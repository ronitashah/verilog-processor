==> flow/design.v <==
module btb(input clk, input wire[15:0]PCA, output wire branchA, output wire[15:0]targetA, input wire[15:0]PCB, output wire branchB, output wire[15:0]targetB, input wire WE, input wire[15:0]PCW, input wire[15:0]targetW);
    reg[7:0]tags[0:127];
    reg[15:0]targets[0:127];
    integer i;
    initial begin
        for (i = 0; i < 128; i += 1) begin
            tags[i] = 255;
            targets[i] = 65535;
        end
    end
    wire[6:0]hashA = PCA[7:1];
    wire[7:0]tagA = PCA[15:8];
    assign branchA = tags[hashA] == tagA;
    assign targetA = branchA ? targets[hashA] : PCA + 2;
    wire[6:0]hashB = PCB[7:1];
    wire[7:0]tagB = PCA[15:8];
    assign branchB = tags[hashB] == tagB;
    assign targetB = branchB ? targets[hashB] : PCB + 2;
    wire[6:0]hashW = PCW[7:1];
    wire[7:0]tagW = PCW[15:8];
    always @(posedge clk) begin
        if (WE) begin
            tags[hashW] <= tagW;
            targets[hashW] <= targetW;
        end
    end
endmodule
# Reports on btb
# Tool output for the design above, in the order of the flow.
# Line numbers count from 1 in the design file above.
# Cell names lack the library's common part.
# A cell with - has no value.
[inputs]
top_module = "btb"
clock_port = "clk"
lib = "sky130hd"
lib_corner = "tt_025C_1v80"

# Elaborated design
# Source: Yosys, flattened and elaborated, memories not mapped. Widths are those after wreduce; folded enables and synchronous resets count as part of the registers. Registers that Yosys merges into a memory's read port (data or address) are not register bits. Print and check cells do not count. Equal cells are merged and count once.
# Yosys's memory passes give these memory sizes; they may raise the number of words (mostly to a power of two), join words into wider ones and drop unused or constant bits.
[classes]
add_sub_neg = 2
eq_ne = 2
mux = 6
[ops]
columns = ["cell", "n"]
rows = [
  ["16-bit 2-to-1 mux", 3],
  ["16-bit by 2-bit adder with 16-bit output (second input constant)", 2],
  ["8-bit == test", 2],
  ["8-bit 2-to-1 mux", 1],
  ["7-bit 2-to-1 mux", 1],
  ["1-bit 2-to-1 mux", 1],
]
[word_totals]
ff_bits = 0
ram_bits = 3072
mem_count = 2
in_bits = 66
out_inout_bits = 34
elab_cells = 12
[memory_table]
columns = ["memory", "size", "width", "read_ports", "write_ports", "line_no", "source"]
rows = [
  ["(no name shown)", 128, 16, 2, 1, 3, ""],
  ["tags", 128, 8, 2, 1, 2, "reg[7:0]tags[0:127];"],
]

# Logic depth
# Yosys ltp: most cells in a row. Word level: on the elaborated netlist, between registers, memories and ports. Mapped: between sequential cells and ports; inverters and the memories' decode and read muxes count.
[depth]
depth_word = 2
ABC_AREA = 0
mapped_depth = 17
ltp_nobuf = 10

# Mapped cells and area
# Source: synth_stat.txt of the flow (Yosys; design flattened, memories mapped). It holds for the ABC_AREA given above (unset counts as 0); a run with the other value may have another netlist.
[synth_totals]
cells = 6434
synth_area_um2 = 142585.5
seq_area_um2 = 92248.5
flip_flops = 3072
buf_cells = 505
[types]
columns = ["cell_type", "n"]
rows = [
  ["edfxtp_1", 3072],
  ["mux4_2", 1856],
  ["mux2i_1", 162],
  ["clkbuf_1", 222],
  ["nor2_1", 195],
  ["buf_2", 142],
  ["nand2_1", 129],
  ["buf_1", 115],
  ["a22oi_1", 43],
  ["mux2_2", 27],
  ["nand3_1", 56],
  ["a21oi_1", 49],
  ["xnor2_1", 24],
  ["o22ai_1", 29],
  ["nor3_1", 36],
  ["o21ai_0", 32],
  ["nor2b_1", 24],
  ["a31oi_1", 21],
]
# Not listed: further types 46, cells in them 200.

# Path before layout
# Path of least setup slack by OpenSTA after synthesis, without wires, with an ideal clock, recovery checks aside; 20% of the period is set as input and as output delay. Where synthesis merged equal registers, the netlist keeps one of their names.
[synth_path]
path_kind = "input port to output port"
from = "input PCA[1]"
to = "output (no name shown)"
period_ps = 7810
input_delay_ps = 1562
out_delay_ps = 1562
launch_ps = 1562
arrival_ps = 4923
t_required_ps = 6248
setup_slack_ps = 1325
delay_ps = 3361
stages = 11
path_buffers = 6
period_less_setup_slack_ps = 6485
# "delay_ps" is the arrival time less input delay plus setup time.
# At an output port there is no setup time.
# "stages" counts driving pins, that of a launching flip-flop among them; a cell with two outputs on the path counts twice.
# "period_less_setup_slack_ps" is the clock period less the worst setup slack; recovery checks do not enter. This is arithmetic on one report: input and output delays are still those of the set period (20% each).
# The rows between start and end are the longest chain of elaborated cells between them; the timing report does not say that the signal goes this way. Where chains are equally long, one stands for them.
# A line is the first line of the expression or statement that the cell stems from. Yosys adds cells for indexed reads and writes and turns some case tables into memories.
# A memory read counts as a cell of the chain, while the word-level depth stops at memories.
[synth_between]
path_cell_list = "buf_2 buf_2 buf_4 buf_4 clkbuf_1 buf_1 mux4_2 mux4_2 mux4_2 mux2i_1 a21oi_1"
elab_chain_cells = 3
cells_between = 5
[synth_rtl]
columns = ["item", "line_no", "source"]
rows = [
  ["start: declaration", 1, ""],
  ["memory read 128 x 8 bit", 2, "reg[7:0]tags[0:127];"],
  ["8-bit == test", 13, "assign branchA = tags[hashA] == tagA;"],
  ["16-bit 2-to-1 mux", 14, ""],
  ["end: declaration", 1, ""],
]

# Timing after layout
# From the final timing report of run 1: the path of least setup slack in the routed layout; clock arrival at registers is part of the times.
# The report prints the path's times to 10 ps; the period is as set.
[layout_path]
path_kind = "input port to output port"
from = "input PCB[2]"
to = "output (no name shown)"
period_ps = 7340
input_delay_ps = 1470
out_delay_ps = 1470
launch_ps = 1470
arrival_ps = 6120
t_required_ps = 5870
setup_slack_ps = -250
stages = 16
path_buffers = 6
# The rows between start and end are the longest chain of elaborated cells between them; the timing report does not say that the signal goes this way. Where chains are equally long, one stands for them.
# A memory read counts as a cell of the chain, while the word-level depth stops at memories.
[layout_between]
path_cell_list = "buf_8 buf_12 buf_4 mux2i_1 a22oi_1 a22oi_1 o2111ai_1 a41oi_1 nor4_1 xor2_1 nor4_4 buf_12 nor2_1 a31oi_1 buf_4 clkdlybuf4s50_1"
elab_chain_cells = 3
cells_between = 5
[layout_rtl]
columns = ["item", "line_no", "source"]
rows = [
  ["start: declaration", 1, ""],
  ["memory read 128 x 8 bit", 2, "reg[7:0]tags[0:127];"],
  ["8-bit == test", 17, "assign branchB = tags[hashB] == tagB;"],
  ["16-bit 2-to-1 mux", 18, ""],
  ["end: declaration", 1, ""],
]

# 2 stored runs of btb in the flow (synthesis by Yosys, layout by OpenROAD, sky130hd cells), in arbitrary order. Constraints: input delay and output delay 20% of the set period each, output load 0.01 pF.
# "worst_setup_path_time_ps" = time allowed to the worst setup path (clock period - input delay - output delay, where it has them) - its slack; a late launch clock adds to it, a late capture clock takes from it.
# "worst_setup_path_time_ps" is given in steps of 10 ps.

[[run]]
name = "run 1"
[run.settings]
period_ns = 7.34
CORE_UTILIZATION = 30
SETUP_SLACK_MARGIN = -0.47
PLACE_DENSITY_LB_ADDON = 0.14
CORE_ASPECT_RATIO = 1.24
CELL_PAD_IN_SITES_GLOBAL_PLACEMENT = 2
CELL_PAD_IN_SITES_DETAIL_PLACEMENT = 0
ABC_AREA = 0
GPL_TIMING_DRIVEN = 1
CTS_CLUSTER_DIAMETER = 231
CAP_MARGIN = 20
SLEW_MARGIN = 0
CORE_MARGIN = 2
[run.results]
cell_area_final_um2 = 167668.0
holdWs_ps = 969
worst_setup_path_time_ps = 4650
path_kind = "input port to output port"
setup_ws_ps = -246
design.die.area_um2 = 480847.0
synthesis_area_um2 = 142585.5

[[run]]
name = "run 2"
[run.settings]
period_ns = 10.5
CORE_UTILIZATION = 35
TNS_END_PERCENT = 100
GPL_TIMING_DRIVEN = 0
SLEW_MARGIN = 0
MIN_ROUTING_LAYER = "met1"
CAP_MARGIN = 20
CORE_MARGIN = 2
[run.results]
cell_area_final_um2 = 168871.0
holdWs_ps = 1592
worst_setup_path_time_ps = 6630
path_kind = "input port to output port"
setup_ws_ps = -329
design.die.area_um2 = 412511.0
synthesis_area_um2 = 142585.5
